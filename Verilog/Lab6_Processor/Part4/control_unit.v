==> flow/design.v <==
module control_unit(
    output reg [5:0] state,
    output PCSel,
    output PCIn,
    output InstrRead,
    output Read1Sel,
    output [1:0] Read2Sel,
    output [1:0] WriteRegSel,
    output WriteInfoSel,
    output RegRead,
    output RegWrite,
    output ImmSel,
    output [1:0] ALUin2,
    output [3:0] ALUOp,
    output DataSel,
    output MemRead,
    output MemWrite,
    output [2:0] BrOp,
    input INT,
    input [3:0] opcode,
    input [4:0] func,
    input clk);
    parameter ALU = 4'b0000;
    parameter LD = 4'b0001;
    parameter ST = 4'b0010;
    parameter LDSP = 4'b0011;
    parameter STSP = 4'b0100;
    parameter BR = 4'b0101;
    parameter BMI = 4'b0110;
    parameter BPL = 4'b0111;
    parameter BZ = 4'b1000;
    parameter PUSH = 4'b1001;
    parameter POP = 4'b1010;
    parameter CALL = 4'b1011;
    parameter RET = 4'b1100;
    parameter MOVE = 4'b1101;
    parameter HALT = 4'b1110;
    parameter NOP = 4'b1111;
    parameter ADD = 5'b00000;
    parameter SUB = 5'b00001;
    parameter AND = 5'b00010;
    parameter OR = 5'b00011;
    parameter XOR = 5'b00100;
    parameter NOT = 5'b00101;
    parameter SLA = 5'b00110;
    parameter SRA = 5'b00111;
    parameter SRL = 5'b01000;
    parameter ADDI = 5'b01001;
    parameter SUBI = 5'b01010;
    parameter ANDI = 5'b01011;
    parameter ORI = 5'b01100;
    parameter XORI = 5'b01101;
    parameter NOTI = 5'b01110;
    parameter SLAI = 5'b01111;
    parameter SRAI = 5'b10000;
    parameter SRLI = 5'b10001;
    reg [23:0] combine;  
    assign {PCSel, PCIn, InstrRead, Read1Sel, Read2Sel, WriteRegSel, WriteInfoSel, RegRead, RegWrite, ImmSel, ALUin2, ALUOp, BrOp, DataSel, MemRead, MemWrite} = combine;
    initial begin
        state <= 0;
        combine <= 0;
    end
    always @(posedge clk) begin
        if (clk) begin
            case (state)
                0: begin
                    combine <= 24'b001000000000001111000000;
                    state <= 1;
                end
                1: begin
                    combine <= 24'b000000000000001111000000;
                    case(opcode)
                        ALU: begin
                            if (func < ADDI) state <= 2;
                            else state <= 14;
                        end
                        LD: state <= 14;
                        ST: state <= 14;
                        LDSP: state <= 14;
                        STSP: state <= 14;
                        BR: state <= 38;
                        BMI: state <= 14;
                        BPL: state <= 14;
                        BZ: state <= 14;
                        PUSH: state <= 31;
                        POP: state <= 34;
                        CALL: state <= 34;
                        RET: state <= 34;
                        MOVE: state <= 14;
                        HALT: begin
                            if (INT) state <= 5;
                            else state <= 1;
                        end
                        NOP: state <= 5;
                    endcase
                end
                2: begin
                    combine <= 24'b000001000100001111000000;
                    case(opcode)
                        ALU: begin
                            case(func)
                                ADD: state <= 3;
                                SUB: state <= 6;
                                AND: state <= 7;
                                OR: state <= 8;
                                XOR: state <= 9;
                                NOT: state <= 10;
                                SLA: state <= 11;
                                SRA: state <= 12;
                                SRL: state <= 13;
                            endcase
                        end
                    endcase
                end
                3: begin
                    combine <= 24'b000000000000000000000000;
                    case(opcode)
                        ALU: state <= 4;
                        BMI: state <= 28;
                        BPL: state <= 29;
                        BZ: state <= 30;
                        POP: state <= 25;
                        RET: state <= 25;
                        MOVE: state <= 40;
                    endcase
                end
                4: begin
                    combine <= 24'b000000100010001111000000;
                    state <= 5;
                end
                5: begin
                    combine <= 24'b010000000000001111000000;
                    state <= 0;
                end
                6: begin
                    combine <= 24'b000000000000000001000000;
                    state <= 4;
                end
                7: begin
                    combine <= 24'b000000000000000010000000;
                    state <= 4;
                end
                8: begin
                    combine <= 24'b000000000000000011000000;
                    state <= 4;
                end
                9: begin
                    combine <= 24'b000000000000000100000000;
                    state <= 4;
                end
                10: begin
                    combine <= 24'b000000000000000101000000;
                    state <= 4;
                end
                11: begin
                    combine <= 24'b000000000000000110000000;
                    state <= 4;
                end
                12: begin
                    combine <= 24'b000000000000000111000000;
                    state <= 4;
                end
                13: begin
                    combine <= 24'b000000000000001000000000;
                    state <= 4;
                end
                14: begin
                    combine <= 24'b000000000100001111000000;
                    case(opcode)
                        ALU: begin
                            case(func)
                                ADDI: state <= 15;
                                SUBI: state <= 17;
                                ANDI: state <= 18;
                                ORI: state <= 19;
                                XORI: state <= 20;
                                NOTI: state <= 21;
                                SLAI: state <= 22;
                                SRAI: state <= 23;
                                SRLI: state <= 24;
                            endcase
                        end
                        LD: state <= 15;
                        ST: state <= 15;
                        LDSP: state <= 15;
                        STSP: state <= 15;
                        BMI: state <= 3;
                        BPL: state <= 3;
                        BZ: state <= 3;
                        MOVE: state <= 3;
                    endcase
                end
                15: begin
                    combine <= 24'b000000000001010000000000;
                    case(opcode)
                        ALU: state <= 16;
                        LD: state <= 25;
                        ST: state <= 41;
                        LDSP: state <= 25;
                        STSP: state <= 41;
                    endcase
                end
                16: begin
                    combine <= 24'b000000000010001111000000;
                    state <= 5;
                end
                17: begin
                    combine <= 24'b000000000001010001000000;
                    state <= 16;
                end
                18: begin
                    combine <= 24'b000000000001010010000000;
                    state <= 16;
                end
                19: begin
                    combine <= 24'b000000000001010011000000;
                    state <= 16;
                end
                20: begin
                    combine <= 24'b000000000001010100000000;
                    state <= 16;
                end
                21: begin
                    combine <= 24'b000000000001010101000000;
                    state <= 16;
                end
                22: begin
                    combine <= 24'b000000000001010110000000;
                    state <= 16;
                end
                23: begin
                    combine <= 24'b000000000001010111000000;
                    state <= 16;
                end
                24: begin
                    combine <= 24'b000000000001011000000000;
                    state <= 16;
                end
                25: begin
                    combine <= 24'b000000000000001111000010;
                    case(opcode)
                        LD: state <= 26;
                        LDSP: state <= 26;
                        POP: state <= 35;
                        RET: state <= 39;
                    endcase
                end
                26: begin
                    combine <= 24'b000000011010001111000000;
                    state <= 5;
                end
                27: begin
                    combine <= 24'b000000000000001111000001;
                    state <= 5;
                end
                28: begin
                    combine <= 24'b010000000001001111010000;
                    state <= 0;
                end
                29: begin
                    combine <= 24'b010000000001001111011000;
                    state <= 0;
                end
                30: begin
                    combine <= 24'b010000000001001111100000;
                    state <= 0;
                end
                31: begin
                    combine <= 24'b000101000100001111000000;
                    state <= 32;
                end
                32: begin
                    combine <= 24'b000000000000100001000000;
                    case(opcode)
                        PUSH: state <= 33;
                        CALL: state <= 37;
                    endcase
                end
                33: begin
                    combine <= 24'b000100000010001111000001;
                    state <= 5;
                end
                34: begin
                    combine <= 24'b000100000100001111000000;
                    case(opcode)
                        POP: state <= 3;
                        CALL: state <= 32;
                        RET: state <= 3;
                    endcase
                end
                35: begin
                    combine <= 24'b000000101010100000000000;
                    state <= 36;
                end
                36: begin
                    combine <= 24'b010100000010001111000000;
                    state <= 0;
                end
                37: begin
                    combine <= 24'b000100000010001111000101;
                    state <= 38;
                end
                38: begin
                    combine <= 24'b010000000000001111001000;
                    state <= 0;
                end
                39: begin
                    combine <= 24'b110000000000100000000000;
                    state <= 42;
                end
                40: begin
                    combine <= 24'b010000010010001111000000;
                    state <= 0;
                end
                41: begin
                    combine <= 24'b000010000100001111000000;
                    state <= 27;
                end
                42: begin
                    combine <= 24'b000100000010001111000000;
                    state <= 0;
                end
                default: begin
                    combine <= 24'b000000000000001111000000;
                    state <= 0;
                end
            endcase
        end
    end
endmodule
* From RTL to reports: control_unit
Tool output for the design above, in the order of the flow.
Lines are those of the file above, counted from 1.
Operators: Yosys type, input widths -> output width; for muxes data width and select width s.
Cell names lack the library's common part.
A cell with n/a has no value.
- Design top :: control_unit
- Clock port :: clk
- Library :: sky130hd
- Corner :: tt_025C_1v80

* After elaboration
Yosys after proc, flatten, opt, wreduce and memory -nomap, before mapping. Memory bits, and registers merged into a memory's read port (data or address), are not among the register bits. Print and check cells are not counted. Equal cells are merged and count once.
- Output and inout port bits :: 30
- Input bits :: 11
- Word-level cells :: 114
- Register bits after elaboration :: 30
- Multiplexer cells :: 14
- Equal/unequal tests :: 83
- Reductions and logical operators :: 14
- Order comparisons :: 1
** Operator list (count)
- $pmux 24 s42 :: 1
- $pmux 6 s9 :: 2
- $pmux 6 s17 :: 1
- $eq 6x5->1 const B :: 16
- $eq 6x6->1 const B :: 11
- $pmux 6 s3 :: 3
- $eq 6x4->1 const B :: 8
- $pmux 6 s7 :: 1
- $eq 5x4->1 const B :: 8
- $pmux 6 s6 :: 1
- $eq 4x4->1 const B :: 8
- $eq 6x3->1 const B :: 4
- $reduce_or 8->1 :: 3
- $pmux 6 s2 :: 2
- $eq 5x3->1 const B :: 4
- $eq 4x3->1 const B :: 4
- $eq 6x2->1 const B :: 2
- $ne 11x11->1 const B :: 1
- $ne 10x10->1 const B :: 1
- $eq 5x2->1 const B :: 2
- $eq 5x5->1 const B :: 2
- $reduce_and 9->1 :: 1
- $eq 4x2->1 const B :: 2
- $ne 4x3->1 const B :: 2
- $reduce_or 4->1 :: 2
- $ne 7x2->1 const B :: 1
- $reduce_or 2->1 :: 3
- $eq 6x1->1 const B :: 1
Other operator kinds: 15; their cells: 15.

* Logic depth
Yosys ltp: most cells in a row. Word level: on the elaborated netlist, between registers, memories and ports. Mapped: between sequential cells and ports; inverters and the memories' decode and read muxes count.
- Word-level depth :: 4
- ABC_AREA :: 0
- Gate-level depth with buffers :: 8
- Mapped depth without buffers :: 5

* Netlist
The flow's flattened synthesis, as Yosys stat reports it; memories are mapped. The netlist is that of the ABC_AREA named above (0 if unset); the other value can give another one.
- Flip-flops :: 30
- Buffer cells :: 38
- Synthesis area :: 2605.0 µm²
- Area of sequential cells :: 660.6 µm²
- Cell count :: 357
** Cells by type
- dfxtp_1 :: count 24, total area 480.461 µm²
- edfxtp_1 :: count 6, total area 180.173 µm²
- nor2_1 :: count 34, total area 127.622 µm²
- o21ai_0 :: count 25, total area 125.12 µm²
- a21oi_1 :: count 24, total area 120.115 µm²
- buf_2 :: count 23, total area 115.11 µm²
- nand2_1 :: count 28, total area 105.101 µm²
- nand2b_1 :: count 16, total area 100.096 µm²
- nor3_1 :: count 13, total area 65.062 µm²
- xnor2_1 :: count 7, total area 61.309 µm²
- clkbuf_1 :: count 13, total area 48.797 µm²
- a31oi_1 :: count 7, total area 43.792 µm²
- nor2b_1 :: count 7, total area 43.792 µm²
- o32a_1 :: count 4, total area 40.038 µm²
- a211oi_1 :: count 5, total area 37.536 µm²
- a22oi_1 :: count 5, total area 37.536 µm²
- nor4_1 :: count 6, total area 37.536 µm²
- o22ai_1 :: count 6, total area 37.536 µm²
Other cell types: 46; their cells: 104.

* Timing after synthesis
Path of least setup slack by OpenSTA after synthesis, without wires, with an ideal clock, recovery checks aside; 20% of the period is set as input and as output delay. Where synthesis merged equal registers, the netlist keeps one of their names.
- Path type :: input port to flip-flop
- From :: input opcode[3]
- To :: register state[0]
- Buffers on the path :: 1
- Input delay :: 0.470 ns
- Arrival :: 1.799 ns
- Clock period :: 2.35 ns
- Time at the first pin :: 0.470 ns
- Data required time :: 2.030 ns
- Library setup time :: 0.320 ns
- Slack :: 0.231 ns
- Delay of the path :: 1.649 ns
- Stages on the path :: 6
- Synthesis period reached :: 2.119 ns
"delay of the path" is the arrival time less input delay plus setup time.
"stages on the path": output pins that drive a net of the path, with the launching flip-flop's if there is one; two outputs of one cell count as two.
"synthesis period reached" is the clock period less the worst setup slack; recovery checks do not enter. This is arithmetic on one report: input and output delays are still those of the set period (20% each).
The rows between start and end are the longest chain of elaborated cells between them; the timing report does not say that the signal goes this way. Where chains are equally long, one stands for them.
A line is the first line of the expression or statement that the cell stems from. Yosys adds cells for indexed reads and writes and turns some case tables into memories.
At most two assigning lines are given for a register; there are more.
Only ways into the end's enable, where the timed path ends, are counted here.
- Cell sequence :: buf_2 > or4b_2 > a21oi_1 > nor3_1 > a21oi_1 > o2111a_1
- Length of the longest elaborated chain :: 4
- Elaborated cells on any way between the ends :: 27
- Classes of those cells :: eq/ne: 20; reduce/logical: 7
** RTL lines, path post-synthesis
- start, declared :: RTL line 20 : input [3:0] opcode,
- $eq 4x2->1 :: RTL line 72 : case(opcode)
- $reduce_or 4->1
- $ne 4x3->1
- $reduce_and 9->1
- end, assigned :: RTL line 74 : if (func < ADDI) state <= 2;
- end, assigned :: RTL line 75 : else state <= 14;
- end, declared :: RTL line 2 : output reg [5:0] state,

* Timing after layout
From the final timing report of run 1: the path of least setup slack in the routed layout; clock arrival at registers is part of the times.
- Path type :: input port to flip-flop
- From :: input opcode[0]
- To :: register state[1]
- Buffers on the path :: 2
- Clock period :: 3.84 ns
- Input delay :: 0.77 ns
- Stages on the path :: 7
- Arrival :: 2.93 ns
- Time at the first pin :: 0.77 ns
- Data required time :: 3.81 ns
- Slack :: 0.88 ns
- Library setup time :: 0.32 ns
The rows between start and end are the longest chain of elaborated cells between them; the timing report does not say that the signal goes this way. Where chains are equally long, one stands for them.
At most two assigning lines are given for a register; there are more.
Only ways into the end's enable, where the timed path ends, are counted here.
- Cell sequence :: clkdlybuf4s50_1 > buf_4 > or3b_2 > a21oi_1 > nor3_1 > a21oi_1 > o2111a_1
- Length of the longest elaborated chain :: 4
- Elaborated cells on any way between the ends :: 27
- Classes of those cells :: eq/ne: 20; reduce/logical: 7
** RTL lines, path post-layout
- start, declared :: RTL line 20 : input [3:0] opcode,
- $eq 4x2->1 :: RTL line 72 : case(opcode)
- $reduce_or 4->1
- $ne 4x3->1
- $reduce_and 9->1
- end, assigned :: RTL line 74 : if (func < ADDI) state <= 2;
- end, assigned :: RTL line 75 : else state <= 14;
- end, declared :: RTL line 2 : output reg [5:0] state,

Settings and measured results of 2 stored flow runs for module control_unit (sky130hd), not sorted in any way. The constraints put input and output delay at 20% of the set period each and load the outputs with 0.01 pF.
"clock period reached": clock period set for the run, less the worst setup slack. It is reckoned from that one timing run; input and output delays stay at 20% of the period that was set.

** Run 1
- Settings :: period_ns=3.84; CORE_UTILIZATION=35; SETUP_SLACK_MARGIN=-0.09; PLACE_DENSITY_LB_ADDON=0.18; CORE_MARGIN=6; CELL_PAD_IN_SITES_GLOBAL_PLACEMENT=2; ABC_AREA=0; SLEW_MARGIN=20; MIN_ROUTING_LAYER=met1; CAP_MARGIN=20
- Clock period reached :: 2.965 ns
- Final design utilization :: 45.2 %
- Die footprint :: 9657.0 µm²
- Worst setup slack after layout :: 0.875 ns
- Area of the synthesized netlist :: 2605.0 µm²

** Run 2
- Settings :: period_ns=3.26; CORE_UTILIZATION=66; SETUP_SLACK_MARGIN=0.54; CORE_ASPECT_RATIO=1.18; CELL_PAD_IN_SITES_DETAIL_PLACEMENT=2; GPL_ROUTABILITY_DRIVEN=0; CTS_CLUSTER_DIAMETER=156; MIN_ROUTING_LAYER=met1; MAX_ROUTING_LAYER=met4; CAP_MARGIN=20; CORE_MARGIN=2; SLEW_MARGIN=20
- Outcome :: no results, placement failed with DPL-0033
